==> flow/design.v <==
`timescale 1ns / 1ps
module vga(
    input wire clk,reset,
    output wire hsync,vsync,
    output red,
    output green,
    output blue,
    output reg video_on
);
localparam HD = 800;  
localparam HF = 56;  
localparam HB = 64;  
localparam HR = 120;  
localparam VD = 600;  
localparam VF = 37;  
localparam VB = 23;  
localparam VR = 6;  
localparam h_end = 1040;  
localparam v_end = 666;  
localparam sq_x_l = 0;  
localparam sq_x_r = 800;
localparam sq_y_t = 0;     
localparam sq_y_b = 600;
reg [10:0] h_count_reg,v_count_reg ;  
reg[10:0] h_count_next , v_count_next;
reg v_sync_next , h_sync_next = 0 ;
always @ ( posedge clk , posedge reset)
if (reset)
begin
v_count_reg <= 0;
h_count_reg <= 0 ;
end
else
begin
v_count_reg <= v_count_next;
h_count_reg <= h_count_next;
end
always @(posedge clk) 
begin
if(h_count_next < h_end-1)
begin
h_count_next <= h_count_next + 1;
end
else 
begin
h_count_next <= 0;
if(v_count_next < v_end-1)
v_count_next <= v_count_next + 1;
else
v_count_next <= 0;
end
end
always @(posedge clk)
if(h_count_reg < HR)
h_sync_next <= 1;
else
h_sync_next <= 0;
always @(posedge clk)
if(v_count_reg < VR)
v_sync_next <= 1;
else
v_sync_next <= 0;
assign hsync = h_sync_next;
assign vsync = v_sync_next;
reg h_video_on,v_video_on;  
always @(posedge clk) 
if((h_count_reg >= HR + HF) && (h_count_reg < HR + HF + HD))
h_video_on <= 1;
else
h_video_on <= 0;
always @(posedge clk)
if((v_count_reg >= VR + VF) && (v_count_reg < VR + VF+ VD))
v_video_on <= 1;
else
v_video_on <= 0;
always @(posedge clk)
if(h_video_on && v_video_on)
video_on <= 1;
else
video_on <= 0;
reg [9:0] pixel_x,pixel_y;  
always @(posedge clk)
if(h_video_on)
pixel_x <= h_count_reg - HR - HF;
else
pixel_x <= 0;
always @(posedge clk) 
if(v_video_on)
pixel_y <= v_count_reg - VR - VF;
else
pixel_y <= 0;
reg [7:0] coloroutput;  
always @(posedge clk)
if(~video_on)
coloroutput <= 0;
else
begin
if(pixel_x >= 0 && pixel_x < 100)
coloroutput[7:0] <= 8'b00000000;
if(pixel_x >= 100 && pixel_x < 200)
coloroutput[7:0] <= 8'b11100000;
if(pixel_x >= 200 && pixel_x < 300)
coloroutput[7:0] <= 8'b00000000;
if(pixel_x >= 300 && pixel_x < 400)
coloroutput[7:0] <= 8'b11100000;
if(pixel_x >= 400 && pixel_x < 500)
coloroutput[7:0] <= 8'b00000000;
if(pixel_x >= 500 && pixel_x < 600)
coloroutput[7:0] <= 8'b11100000;
if(pixel_x >= 600 && pixel_x < 700)
coloroutput[7:0] <= 8'b00000000;
if(pixel_x >= 700 && pixel_x < 800)
coloroutput[7:0] <= 8'b11100000;
end
assign red = coloroutput[7];
assign green = coloroutput[6] ;
assign blue = coloroutput[5] ;
endmodule
## Step by step through the tools: vga

What the tools print for vga, step after step.
Line numbers count from 1 in the design file above.
Library cell names are shortened.
The mark - stands for no value.

| inputs | value |
|---|---|
| top | vga |
| clock port | clk |
| cell library | sky130hd |
| corner | tt_025C_1v80 |

## Elaborated design

Counts by Yosys on the flattened word-level netlist (proc, flatten, opt, wreduce; memories kept). Register bits leave out memories and registers merged into their read ports (data or address). Print and check cells are left out. Cells with the same type and inputs are merged into one.

| bit counts | value |
|---|---|
| flip-flop bits (word level) | 62 |
| input port bits | 2 |
| output and inout bits | 6 |
| cells after elaboration | 64 |

| cells by class | value |
|---|---|
| add/sub/neg operators | 4 |
| $lt $le $gt $ge | 24 |
| muxes and demuxes | 13 |
| reduce/logical cells | 12 |

Operators by type and width:

| operator | count |
|---|---|
| 8-bit 2-to-1 mux | 8 |
| 11-bit by 10-bit less-than comparator with 1-bit output with constant B | 3 |
| 10-bit less-than comparator with constant B | 3 |
| 10-bit by 9-bit >= comparator with 1-bit output with constant B | 3 |
| 10-bit by 9-bit less-than comparator with 1-bit output with constant B | 3 |
| 11-bit by 1-bit adder with 11-bit output with constant B | 2 |
| 10-bit >= comparator with constant B | 2 |
| 10-bit by 7-bit subtractor with 10-bit output with constant B | 2 |
| 1-bit logical AND | 11 |
| 11-bit less-than comparator with constant B | 1 |
| 11-bit by 3-bit less-than comparator with 1-bit output with constant B | 1 |
| 11-bit by 6-bit >= comparator with 1-bit output with constant B | 1 |
| 11-bit by 7-bit less-than comparator with 1-bit output with constant B | 1 |
| 11-bit by 8-bit >= comparator with 1-bit output with constant B | 1 |
| 10-bit by 1-bit >= comparator with 1-bit output with constant B | 1 |
| 10-bit by 7-bit >= comparator with 1-bit output with constant B | 1 |
| 10-bit by 7-bit less-than comparator with 1-bit output with constant B | 1 |
| 10-bit by 8-bit >= comparator with 1-bit output with constant B | 1 |
| 10-bit by 8-bit less-than comparator with 1-bit output with constant B | 1 |
| 8-bit nonzero test | 1 |
| 1-bit 2-to-1 mux | 5 |

## Logic depth

Longest topological path by Yosys (ltp), each cell counted once; first at word level (registers and memories cut), then after technology mapping (sequential cells cut; the memories' decode and read muxes count).

| logic depth | value |
|---|---|
| depth in word-level cells | 10 |
| ABC_AREA | 0 |
| depth in mapped cells | 5 |
| depth with buffers taken out | 5 |

## After synthesis

The flow's flattened synthesis, as Yosys stat reports it; memories are mapped. The netlist is that of the ABC_AREA named above (0 if unset); the other value can give another one.
The area totals of this step are shown rounded.

| synthesis totals | value |
|---|---|
| cells in the netlist | 195 |
| chip area (Yosys) | 2180 um2 |
| area of sequential cells | 1330 um2 |
| mapped flip-flops | 56 |
| buffer cells | 4 |

Cells by type:

| type | count | total area (um2) |
|---|---|---|
| dfrtp_1 | 20 | 500.48 |
| dfxtp_1 | 25 | 500.48 |
| edfxtp_1 | 11 | 330.317 |
| nor2_1 | 26 | 97.594 |
| xnor2_1 | 11 | 96.342 |
| xor2_1 | 7 | 61.309 |
| and2_1 | 8 | 50.048 |
| nand4_1 | 7 | 43.792 |
| ha_1 | 3 | 37.536 |
| nor2b_1 | 5 | 31.28 |
| nor3_1 | 6 | 30.029 |
| nand2_1 | 7 | 26.275 |
| a21oi_1 | 5 | 25.024 |
| nand3_1 | 5 | 25.024 |
| o21ai_0 | 5 | 25.024 |
| o21a_1 | 3 | 22.522 |
| a31oi_1 | 3 | 18.768 |
| inv_1 | 5 | 18.768 |

Other cell types: 24; their cells: 33.

## Worst setup path after synthesis

Path of least setup slack by OpenSTA after synthesis, without wires, with an ideal clock, recovery checks aside; 20% of the period is set as input and as output delay. Where synthesis merged equal registers, the netlist keeps one of their names.

| timing after synthesis | value |
|---|---|
| path type | register to register |
| start point | reg h_count_next[2] |
| end point | reg v_count_next[0] |
| period | 1.78 ns |
| setup time | 0.335 ns |
| launch time at the first pin | 0.000 ns |
| arrival | 1.050 ns |
| data required time | 1.445 ns |
| path slack | 0.395 ns |
| path delay | 1.385 ns |
| stages | 4 |
| buffers on the path | 1 |
| period reached after synthesis | 1.385 ns |

"path delay" = arrival - input delay + setup time.
"stages": output pins that drive a net of the path, with the launching flip-flop's if there is one; two outputs of one cell count as two.
"period reached after synthesis" is the clock period less the worst setup slack; recovery checks do not enter. This is arithmetic on one report: input and output delays are still those of the set period (20% each).
Between the ends stands the longest chain of elaborated cells between them, by number of cells; it is not shown to be the way that was timed. Of several equally long chains one is given.
A line is the first line of the expression or statement that the cell stems from. Yosys adds cells for indexed reads and writes and turns some case tables into memories.

| between the ends, after synthesis | value |
|---|---|
| cells stage by stage | dfxtp_1 -> nand4_1 -> a31oi_1 -> buf_2 |
| length of the longest elaborated chain | 1 |
| elaborated cells on any way between the ends | 1 |
| source lines of those cells | 1 |
| those cells by class | compare (1) |

RTL lines, path after synthesis:

| item | RTL line | RTL |
|---|---|---|
| start, declared | 25 | `reg[10:0] h_count_next , v_count_next;` |
| start, assigned | 42 | `h_count_next <= h_count_next + 1;` |
| start, assigned | 46 | `h_count_next <= 0;` |
| 11-bit less-than comparator | 40 | `if(h_count_next < h_end-1)` |
| end, assigned | 48 | `v_count_next <= v_count_next + 1;` |
| end, assigned | 50 | `v_count_next <= 0;` |
| end, declared | 25 |  |

## Timing after layout

Path of least setup slack in the final report of run 1 (OpenROAD, finished layout, wires in). Where an end is a register, its clock arrival counts in the times.

| timing post-layout | value |
|---|---|
| path type | register to output |
| start point | reg (no name shown) |
| end point | out blue |
| period | 1.68 ns |
| output delay | 0.34 ns |
| launch time at the first pin | 0.29 ns |
| arrival | 1.22 ns |
| data required time | 1.34 ns |
| path slack | 0.13 ns |
| stages | 2 |
| buffers on the path | 1 |

| between the ends, post-layout | value |
|---|---|
| cells stage by stage | dfxtp_1 -> clkdlybuf4s50_1 |

RTL lines, path post-layout:

| item | RTL line | RTL |
|---|---|---|
| end, declared | 7 | `output blue,` |

Chain of elaborated cells between the ends: none given.

Subject: vga on sky130hd, stored results

Hello all,

2 stored runs of vga in the flow (synthesis by Yosys, layout by OpenROAD, sky130hd cells), in arbitrary order. Constraints: input delay and output delay 20% of the set period each, output load 0.01 pF.
By "period achieved" is meant the clock period of the run minus its worst setup slack. This is arithmetic on one report: input and output delays are still those of the set period (20% each).
"worst path time" = time allowed to the worst setup path (clock period - input delay - output delay, where it has them) - its slack; a late launch clock adds to it, a late capture clock takes from it.
By "total power after layout" is meant OpenSTA's value without simulated activity: inputs other than the clock are taken to toggle once in ten clock periods, and the tool carries that through the logic.
The results are shown rounded.

#### Run 1

| setting | value |
|---|---|
| period_ns | `1.68` |
| CORE_UTILIZATION | `32` |
| CAP_MARGIN | `20` |
| CORE_MARGIN | `2` |
| SLEW_MARGIN | `20` |

| result | value |
|---|---|
| chip area in the Yosys report | 2180 um2 |
| full die area | 7500 um2 |
| utilization of the finished layout | 37.6 % |
| lowest setup slack | 0.125 ns |
| summed negative setup slack | 0.000 ns |
| total power after layout | 2.32 mW |
| period achieved | 1.555 ns |
| worst path time | 1.22 ns |
| worst setup path type | register to output |

#### Run 2

| setting | value |
|---|---|
| period_ns | `2.32` |
| CORE_UTILIZATION | `53` |
| SETUP_SLACK_MARGIN | `0.66` |
| PLACE_DENSITY | `0.82` |
| CELL_PAD_IN_SITES_DETAIL_PLACEMENT | `1` |
| GPL_TIMING_DRIVEN | `1` |
| CTS_CLUSTER_SIZE | `67` |
| CTS_CLUSTER_DIAMETER | `221` |
| SLEW_MARGIN | `35` |
| MAX_ROUTING_LAYER | `met4` |
| CAP_MARGIN | `20` |
| CORE_MARGIN | `2` |

| result | value |
|---|---|
| chip area in the Yosys report | 2180 um2 |
| full die area | 4650 um2 |
| utilization of the finished layout | 62.8 % |
| lowest setup slack | 0.615 ns |
| summed negative setup slack | 0.000 ns |
| total power after layout | 1.54 mW |
| period achieved | 1.705 ns |
| worst path time | 1.71 ns |
| worst setup path type | register to register |

Thanks
